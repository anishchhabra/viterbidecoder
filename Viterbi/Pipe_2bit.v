==> flow/design.v <==
`timescale 1ns / 1ps
module Pipe_2bit(
    input [1:0] in,
		input clk,
		input reset,
		output reg [1:0] out
    );
	reg [1:0] o1, o2, o3, o4, o5, o6, o7, o8;
	reg [1:0] o9, o10, o11, o12, o13, o14, o15,o16;
	reg [1:0] o17, o18, o19, o20, o21, o22, o23, o24, o25, o26;
	reg [1:0] o27, o28, o29, o30, o31;
	always @(posedge clk)
	begin
		if(reset)
			o1 = 2'd0;
		else
			o1 = in;
	end
	always @(posedge clk)
	begin
		if(reset)
			o2 = 2'd0;
		else
			o2 = o1;
	end
	always @(posedge clk)
	begin
		if(reset)
			o3 = 2'd0;
		else
			o3 = o2;
	end
	always @(posedge clk)
	begin
		if(reset)
			o4 = 2'd0;
		else
			o4 = o3;
	end
	always @(posedge clk)
	begin
		if(reset)
			o5 = 2'd0;
		else
			o5 = o4;
	end
	always @(posedge clk)
	begin
		if(reset)
			o6 = 2'd0;
		else
			o6 = o5;
	end
	always @(posedge clk)
	begin
		if(reset)
			o7 = 2'd0;
		else
			o7 = o6;
	end
	always @(posedge clk)
	begin
		if(reset)
			o8 = 2'd0;
		else
			o8 = o7;
	end
	always @(posedge clk)
	begin
		if(reset)
			o9 = 2'd0;
		else
			o9 = o8;
	end
	always @(posedge clk)
	begin
		if(reset)
			o10 = 2'd0;
		else
			o10 = o9;
	end
	always @(posedge clk)
	begin
		if(reset)
			o11 = 2'd0;
		else
			o11 = o10;
	end
	always @(posedge clk)
	begin
		if(reset)
			o12 = 2'd0;
		else
			o12 = o11;
	end
	always @(posedge clk)
	begin
		if(reset)
			o13 = 2'd0;
		else
			o13 = o12;
	end
	always @(posedge clk)
	begin
		if(reset)
			o14 = 2'd0;
		else
			o14 = o13;
	end
	always @(posedge clk)
	begin
		if(reset)
			o15 = 2'd0;
		else
			o15 = o14;
	end
	always @(posedge clk)
	begin
		if(reset)
			o16 = 2'd0;
		else
			o16 = o15;
	end
	always @(posedge clk)
	begin
		if(reset)
			o17 = 2'd0;
		else
			o17 = o16;
	end
	always @(posedge clk)
	begin
		if(reset)
			o18 = 2'd0;
		else
			o18 = o17;
	end
	always @(posedge clk)
	begin
		if(reset)
			o19 = 2'd0;
		else
			o19 = o18;
	end
	always @(posedge clk)
	begin
		if(reset)
			o20 = 2'd0;
		else
			o20 = o19;
	end
	always @(posedge clk)
	begin
		if(reset)
			o21 = 2'd0;
		else
			o21 = o20;
	end
	always @(posedge clk)
	begin
		if(reset)
			o22 = 2'd0;
		else
			o22 = o21;
	end
	always @(posedge clk)
	begin
		if(reset)
			o23 = 2'd0;
		else
			o23 = o22;
	end
	always @(posedge clk)
	begin
		if(reset)
			o24 = 2'd0;
		else
			o24 = o23;
	end
	always @(posedge clk)
	begin
		if(reset)
			o25 = 2'd0;
		else
			o25 = o24;
	end
	always @(posedge clk)
	begin
		if(reset)
			o26 = 2'd0;
		else
			o26 = o25;
	end
	always @(posedge clk)
	begin
		if(reset)
			o27 = 2'd0;
		else
			o27 = o26;
	end
	always @(posedge clk)
	begin
		if(reset)
			o28 = 2'd0;
		else
			o28 = o27;
	end
	always @(posedge clk)
	begin
		if(reset)
			o29 = 2'd0;
		else
			o29 = o28;
	end
	always @(posedge clk)
	begin
		if(reset)
			o30 = 2'd0;
		else
			o30 = o29;
	end
	always @(posedge clk)
	begin
		if(reset)
			o31 = 2'd0;
		else
			o31 = o30;
	end
	always @(posedge clk)
	begin
		if(reset)
			out = 2'd0;
		else
			out = o31;
	end
endmodule
# Reports on Pipe_2bit
# The steps from the RTL of Pipe_2bit to its reports follow in flow order.
# Lines are those of the file above, counted from 1.
# Operators carry their Yosys type and port widths (W data, S select, Z words).
# Cell names lack the library's common part.
# The mark n/a stands for no value.
# design
top_module,Pipe_2bit
clk_port,clk
lib,sky130hd
corner,tt_025C_1v80

# Word-level counts
# Yosys after proc, flatten, opt, wreduce and memory -nomap, before mapping. Enables and synchronous resets that opt folds into registers are not counted as muxes. Memory bits, and registers merged into a memory's read port (data or address), are not among the register bits. Print and check cells are not counted. Equal cells are merged and count once.
# word_totals
register_bits,64
input_bits,4
out_inout_bits,2
word_cells,32

# Depth
# Yosys ltp: most cells in a row. Word level: on the elaborated netlist, between registers, memories and ports. Mapped: between sequential cells and ports; inverters and the memories' decode and read muxes count.
# depth
ltp_word,0
abc_area,0
mapped_depth,3
depth_no_buf,1

# Netlist
# The flow's flattened synthesis, as Yosys stat reports it; memories are mapped. The netlist is that of the ABC_AREA named above (0 if unset); the other value can give another one.
# by_type
cell,n
dfxtp_1,64
nor2b_2,60
buf_6,5
buf_8,2
nor2b_1,4
# synth_totals
stdcells,135
mapped_area_um2,1918.1
flip_flops,64
n_buf,7

# Path before layout
# OpenSTA on the mapped netlist: ideal clock, no wires. The path of least setup slack (recovery checks aside). Input and output delay are each 20% of the period. Register names are those of the netlist, which keeps one name where synthesis merged equal registers.
# synth_timing
path_type,input port to flip-flop
startpoint,input reset
endpoint,register o10[0]
clock_period_ns,0.566
in_delay_ns,0.113
arrival_ns,0.437
required_ns,0.452
slack_ns,0.015
path_delay_ns,0.438
path_stages,3
synth_period_reached_ns,0.551
# "path_delay_ns" is the arrival time less input delay plus setup time.
# "path_stages" counts driving pins, that of a launching flip-flop among them; a cell with two outputs on the path counts twice.
# "synth_period_reached_ns" = period - worst setup slack (recovery checks aside). The figure is calculated, with input and output delays left at 20% of the set period.
# synth_via
cell_sequence,buf_6 -> buf_6 -> nor2b_2
elab_chain_cells,0
cone_cells,0
lines_between,0
# synth_lines
item,line_no,text
start: declaration,5,"input reset,"
end: assignment,78,o10 = 2'd0;
end: assignment,80,o10 = o9;
end: declaration,9,"reg [1:0] o9, o10, o11, o12, o13, o14, o15,o16;"

# Path in the finished layout
# From the final timing report of flow run 1: the path of least setup slack in the routed layout; clock arrival at registers is part of the times.
# layout_timing
path_type,flip-flop to output port
startpoint,register out[1]
endpoint,output out[1]
clock_period_ns,0.719
arrival_ns,0.75
required_ns,0.58
slack_ns,-0.17
path_stages,2
# layout_via
cell_sequence,dfxtp_2 -> buf_6
elab_chain_cells,0
cone_cells,0
lines_between,0
# layout_lines
item,line_no,text
start: declaration,6,output reg [1:0] out
start: assignment,232,out = 2'd0;
start: assignment,234,out = o31;
end: declaration,6,

# Record of 2 stored runs of the RTL-to-layout flow on Pipe_2bit, platform sky130hd. The runs are unordered. Constraints: input delay and output delay 20% of the set period each, output load 0.01 pF.
# "clock_period_reached_ns": clock period set for the run, less the worst setup slack. It is reckoned from that one timing run; input and output delays stay at 20% of the period that was set.
# By "worst_setup_path_time_ns" is meant the share of the clock period that the worst setup path is allowed (20% is reserved at inputs, 20% at outputs), minus its slack. Clock arrival times at its registers enter into it.
# "power.total_w" rests on the timing tool's default activity at the inputs, not on a simulated workload.
# Among the settings, n/a means not set for that run.
item,flow run 1,flow run 2
period_ns,0.719,0.665
CORE_UTILIZATION,44,40
SETUP_SLACK_MARGIN,0.02,0.12
PLACE_DENSITY,0.44,n/a
CORE_ASPECT_RATIO,1.04,n/a
GPL_TIMING_DRIVEN,0,n/a
CTS_CLUSTER_DIAMETER,143,n/a
CAP_MARGIN,5,20
MIN_ROUTING_LAYER,met2,n/a
CORE_MARGIN,2,2
SLEW_MARGIN,20,20
clock_period_reached_ns,0.890,0.885
ys_area_um2,1918.1,1918.1
power.total_w,0.006279,0.007364
finish.stdcell_area_um2,2194.6,2494.9
setup_ws_ns,-0.171,-0.220
fin_util_pct,52.2,53.5
worst_setup_path_time_ns,0.75,0.75
worst_setup_path_type,flip-flop to output port,flip-flop to output port
holdWs_ns,0.068,0.078
design.die.area_um2,4903.2,5364.8
